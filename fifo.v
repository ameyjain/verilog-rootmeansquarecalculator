==> flow/design.v <==
`timescale 1ns / 1ps
module fifo(
  input clk,
  input rst,
  input [31:0] data_in,
  input rd_en,
  input wr_en,
  output reg [31:0] data_out,
  output full,
  output empty);
  reg [4:0] rd_ptr,wr_ptr;
  reg [5:0] status_cnt;
  reg [31:0] mem [0:31];
  assign full = (status_cnt == 6'd32);
  assign empty = (status_cnt == 6'd0);
  always @(posedge clk or posedge rst)
    begin 
      if (rst)
	wr_ptr <= #1 5'd0;
      else if (wr_en)
	wr_ptr <= #1 wr_ptr+5'd1;
    end
  always @(posedge clk or posedge rst)
    begin 
      if (rst)
	rd_ptr <= #1 5'd0;
      else if (rd_en)
	rd_ptr <= #1 rd_ptr+5'd1;
    end
  always @(*)
    begin 
      data_out <= #1 mem[rd_ptr];
    end
  always @(posedge clk or posedge rst)
    begin 
      if (rst)
	begin
	  mem[0] <= 32'd0;mem[8] <= 32'd0;mem[16] <= 32'd0;mem[24] <= 32'd0;
	  mem[1] <= 32'd0;mem[9] <= 32'd0;mem[17] <= 32'd0;mem[25] <= 32'd0;
	  mem[2] <= 32'd0;mem[10] <= 32'd0;mem[18] <= 32'd0;mem[26] <= 32'd0;
	  mem[3] <= 32'd0;mem[11] <= 32'd0;mem[19] <= 32'd0;mem[27] <= 32'd0;
	  mem[4] <= 32'd0;mem[12] <= 32'd0;mem[20] <= 32'd0;mem[28] <= 32'd0;
	  mem[5] <= 32'd0;mem[13] <= 32'd0;mem[21] <= 32'd0;mem[29] <= 32'd0;
	  mem[6] <= 32'd0;mem[14] <= 32'd0;mem[22] <= 32'd0;mem[30] <= 32'd0;
	  mem[7] <= 32'd0;mem[15] <= 32'd0;mem[23] <= 32'd0;mem[31] <= 32'd0;
	end
      else if (wr_en)
	mem[wr_ptr] <= #1 data_in;
    end
  always @(posedge clk or posedge rst)
    begin 
      if (rst)
	status_cnt <= #1 6'd0;
      else if (!rd_en && !wr_en) status_cnt <= #1 status_cnt;
      else if (!rd_en &&  wr_en) status_cnt <= #1 status_cnt+6'd1;
      else if (rd_en && !wr_en) status_cnt <= #1 status_cnt-6'd1;
      else status_cnt <= #1 status_cnt;
    end
endmodule
---- From RTL to reports: fifo ----
What the tools print for fifo, step after step.
Lines are those of the file above, counted from 1.
Operators carry their Yosys type and port widths (W data, S select, Z words).
Library cell names are shortened.
A cell with - has no value.
design
  top ..................................... fifo
  clock input ............................. clk
  library ................................. sky130hd
  timing corner ........................... tt_025C_1v80

---- After elaboration ----
Source: Yosys, flattened and elaborated. Widths are those after wreduce. Registers that Yosys merges into a memory's read port (data or address) are not register bits. Print and check cells do not count. Equal cells are merged and count once.
word-level totals
  register bits after elaboration ......... 1040
  input bits .............................. 36
  output and inout bits ................... 34
  word-level cells ........................ 148
cells by class
  $add $sub $neg .......................... 4
  eq/ne operators ......................... 63
  muxes and demuxes ....................... 3
  bitwise operators ....................... 1
  reduce/logical cells .................... 42
operators with widths
  cell                   number
  $pmux W32 S32          1
  $eq A5 B5 Y1 const B   32
  $eq A5 B4 Y1 const B   16
  $reduce_and A2 Y1      33
  $eq A5 B3 Y1 const B   8
  $eq A5 B2 Y1 const B   4
  $mux W6                2
  $add A5 B1 Y5 const B  2
  $eq A5 B1 Y1 const B   2
  $logic_not A5 Y1       2
  $add A6 B1 Y6 const B  1
  $sub A6 B1 Y6 const B  1
  $eq A6 B6 Y1 const B   1
  $logic_not A6 Y1       1
  $logic_and A1 B1 Y1    3
  $logic_not A1 Y1       2
  $reduce_bool A2 Y1     1
  $not A1 Y1             1

---- Depth ----
Yosys ltp: most cells in a row. Word level: on the elaborated netlist, between registers, memories and ports. Mapped: between sequential cells and ports; inverters and the memories' decode and read muxes count.
depth
  depth in word-level cells ............... 4
  ABC_AREA ................................ 0
  depth in mapped cells ................... 14
  mapped depth without buffers ............ 9

---- Mapped cells and area ----
Source: synth_stat.txt of the flow (Yosys; design flattened, memories mapped). It holds for the ABC_AREA given above (unset counts as 0); a run with the other value may have another netlist.
synthesis totals
  standard cells after synthesis .......... 3458
  cell area after synthesis ............... 47076.4 µm²
  area of sequential cells ................ 26025.0 µm²
  flip-flops .............................. 1040
  buffer cells ............................ 345
cell types
  cell type  number
  dfrtp_1    1040
  mux2_2     1075
  a22oi_1    219
  clkbuf_1   171
  nand2_1    116
  a22o_1     46
  buf_1      103
  a222oi_1   34
  mux2_1     30
  mux2i_1    33
  a32oi_1    32
  a221oi_1   28
  buf_6      20
  o22ai_1    35
  nor3_1     43
  ha_1       17
  a41oi_2    12
  buf_2      37
Not listed: further types 58, cells in them 367.

---- Worst setup path after synthesis ----
Path of least setup slack by OpenSTA after synthesis, without wires, with an ideal clock, recovery checks aside; 20% of the period is set as input and as output delay. Where synthesis merged equal registers, the netlist keeps one of their names.
timing after synthesis
  path type ............................... reg-to-output
  start ................................... register rd_ptr[0]
  end ..................................... output data_out[22]
  period .................................. 4.31 ns
  launch time at the first pin ............ 0.000 ns
  data arrival time ....................... 2.737 ns
  setup slack ............................. 0.711 ns
  path delay .............................. 2.737 ns
  stages on the path ...................... 13
  buffers on the path ..................... 4
  synthesis period reached ................ 3.599 ns
"path delay" = arrival - input delay + setup time.
At an output port there is no setup time.
"stages on the path" counts driving pins, that of a launching flip-flop among them; a cell with two outputs on the path counts twice.
"synthesis period reached" = period - worst setup slack (recovery checks aside). The figure is calculated, with input and output delays left at 20% of the set period.
The rows between start and end are the longest chain of elaborated cells between them; the timing report does not say that the signal goes this way. Where chains are equally long, one stands for them.
A line is the first line of the expression or statement that the cell stems from. Yosys adds cells for indexed reads and writes and turns some case tables into memories.
on the way, after synthesis
  cell sequence ........................... dfrtp_1 -> ha_1 -> clkbuf_1 -> buf_2 -> clkinv_1 -> nor2_1 -> ha_1 -> clkbuf_1 -> clkbuf_1 -> a222oi_1 -> nand3_1 -> a2111oi_0 -> a41oi_1
  cells in the longest elaborated chain ... 2
  elaborated cells on any way between the ends .. 33
RTL lines, path after synthesis
  what           line  RTL
  from (decl)    11    reg [4:0] rd_ptr,wr_ptr;
  from (assign)  26    rd_ptr <= #1 5'd0;
  from (assign)  28    rd_ptr <= #1 rd_ptr+5'd1;
  $eq A5 B5 Y1   32    data_out <= #1 mem[rd_ptr];
  $pmux W32 S32  32
  to (decl)      8     output reg [31:0] data_out,

---- Path in the finished layout ----
Path of least setup slack in the final report of record 1 (OpenROAD, finished layout, wires in). Where an end is a register, its clock arrival counts in the times.
timing after layout
  path type ............................... reg-to-output
  start ................................... register rd_ptr[2]
  end ..................................... output data_out[25]
  period .................................. 4.24 ns
  launch time at the first pin ............ 0.70 ns
  data arrival time ....................... 3.47 ns
  setup slack ............................. -0.08 ns
  stages on the path ...................... 10
  buffers on the path ..................... 4
The rows between start and end are the longest chain of elaborated cells between them; the timing report does not say that the signal goes this way. Where chains are equally long, one stands for them.
on the way, after layout
  cell sequence ........................... dfrtp_4 -> buf_12 -> buf_12 -> and4bb_2 -> buf_4 -> a32o_1 -> a221oi_1 -> o2111ai_1 -> o32a_1 -> dlygate4sd2_1
  cells in the longest elaborated chain ... 2
  elaborated cells on any way between the ends .. 33
RTL lines, path after layout
  what           line  RTL
  from (decl)    11    reg [4:0] rd_ptr,wr_ptr;
  from (assign)  26    rd_ptr <= #1 5'd0;
  from (assign)  28    rd_ptr <= #1 rd_ptr+5'd1;
  $eq A5 B5 Y1   32    data_out <= #1 mem[rd_ptr];
  $pmux W32 S32  32
  to (decl)      8     output reg [31:0] data_out,

Top module fifo; platform sky130hd; tools Yosys and OpenROAD; 2 stored runs in no particular order. Input and output delays are each 20% of the period that was set; the output load is 0.01 pF.
"clock period achieved" means the clock period less the worst setup slack. The figure is calculated, with input and output delays left at 20% of the set period.
"worst path time" is the time allowed to the run's worst setup path (the clock period less input and output delay, where it has them) less its slack. Clock arrival times count: a late capture clock shortens it, a late launch clock lengthens it.
"total power of the final layout" is the tool's figure for a default switching activity; nothing was simulated.

---- record 1 ----
settings
  period_ns = 4.24
  CAP_MARGIN = 20
  CORE_MARGIN = 2
  CORE_UTILIZATION = 40
  SLEW_MARGIN = 20
results
  total power of the final layout ......... 47257 µW
  total die area .......................... 120451.0 µm²
  worst hold slack in the final report .... 0.487 ns
  setup TNS ............................... -0.153 ns
  worst path time ......................... 3.47 ns
  critical path type ...................... reg-to-output
  standard-cell area after layout ......... 56875.8 µm²
  worst slack on setup checks ............. -0.080 ns
  clock period achieved ................... 4.320 ns
  utilization ............................. 48.8%
  area of the synthesized netlist ......... 47076.4 µm²

---- record 2 ----
settings
  period_ns = 3.17
  CORE_UTILIZATION = 64
  SETUP_SLACK_MARGIN = -0.22
  PLACE_DENSITY_LB_ADDON = 0.19
  CORE_ASPECT_RATIO = 0.97
  CELL_PAD_IN_SITES_GLOBAL_PLACEMENT = 0
  CELL_PAD_IN_SITES_DETAIL_PLACEMENT = 1
  CTS_CLUSTER_SIZE = 52
  CTS_CLUSTER_DIAMETER = 191
  MIN_ROUTING_LAYER = met2
  CAP_MARGIN = 20
  CORE_MARGIN = 2
  SLEW_MARGIN = 20
results
  stopped before the end: routing reported GRT-0116
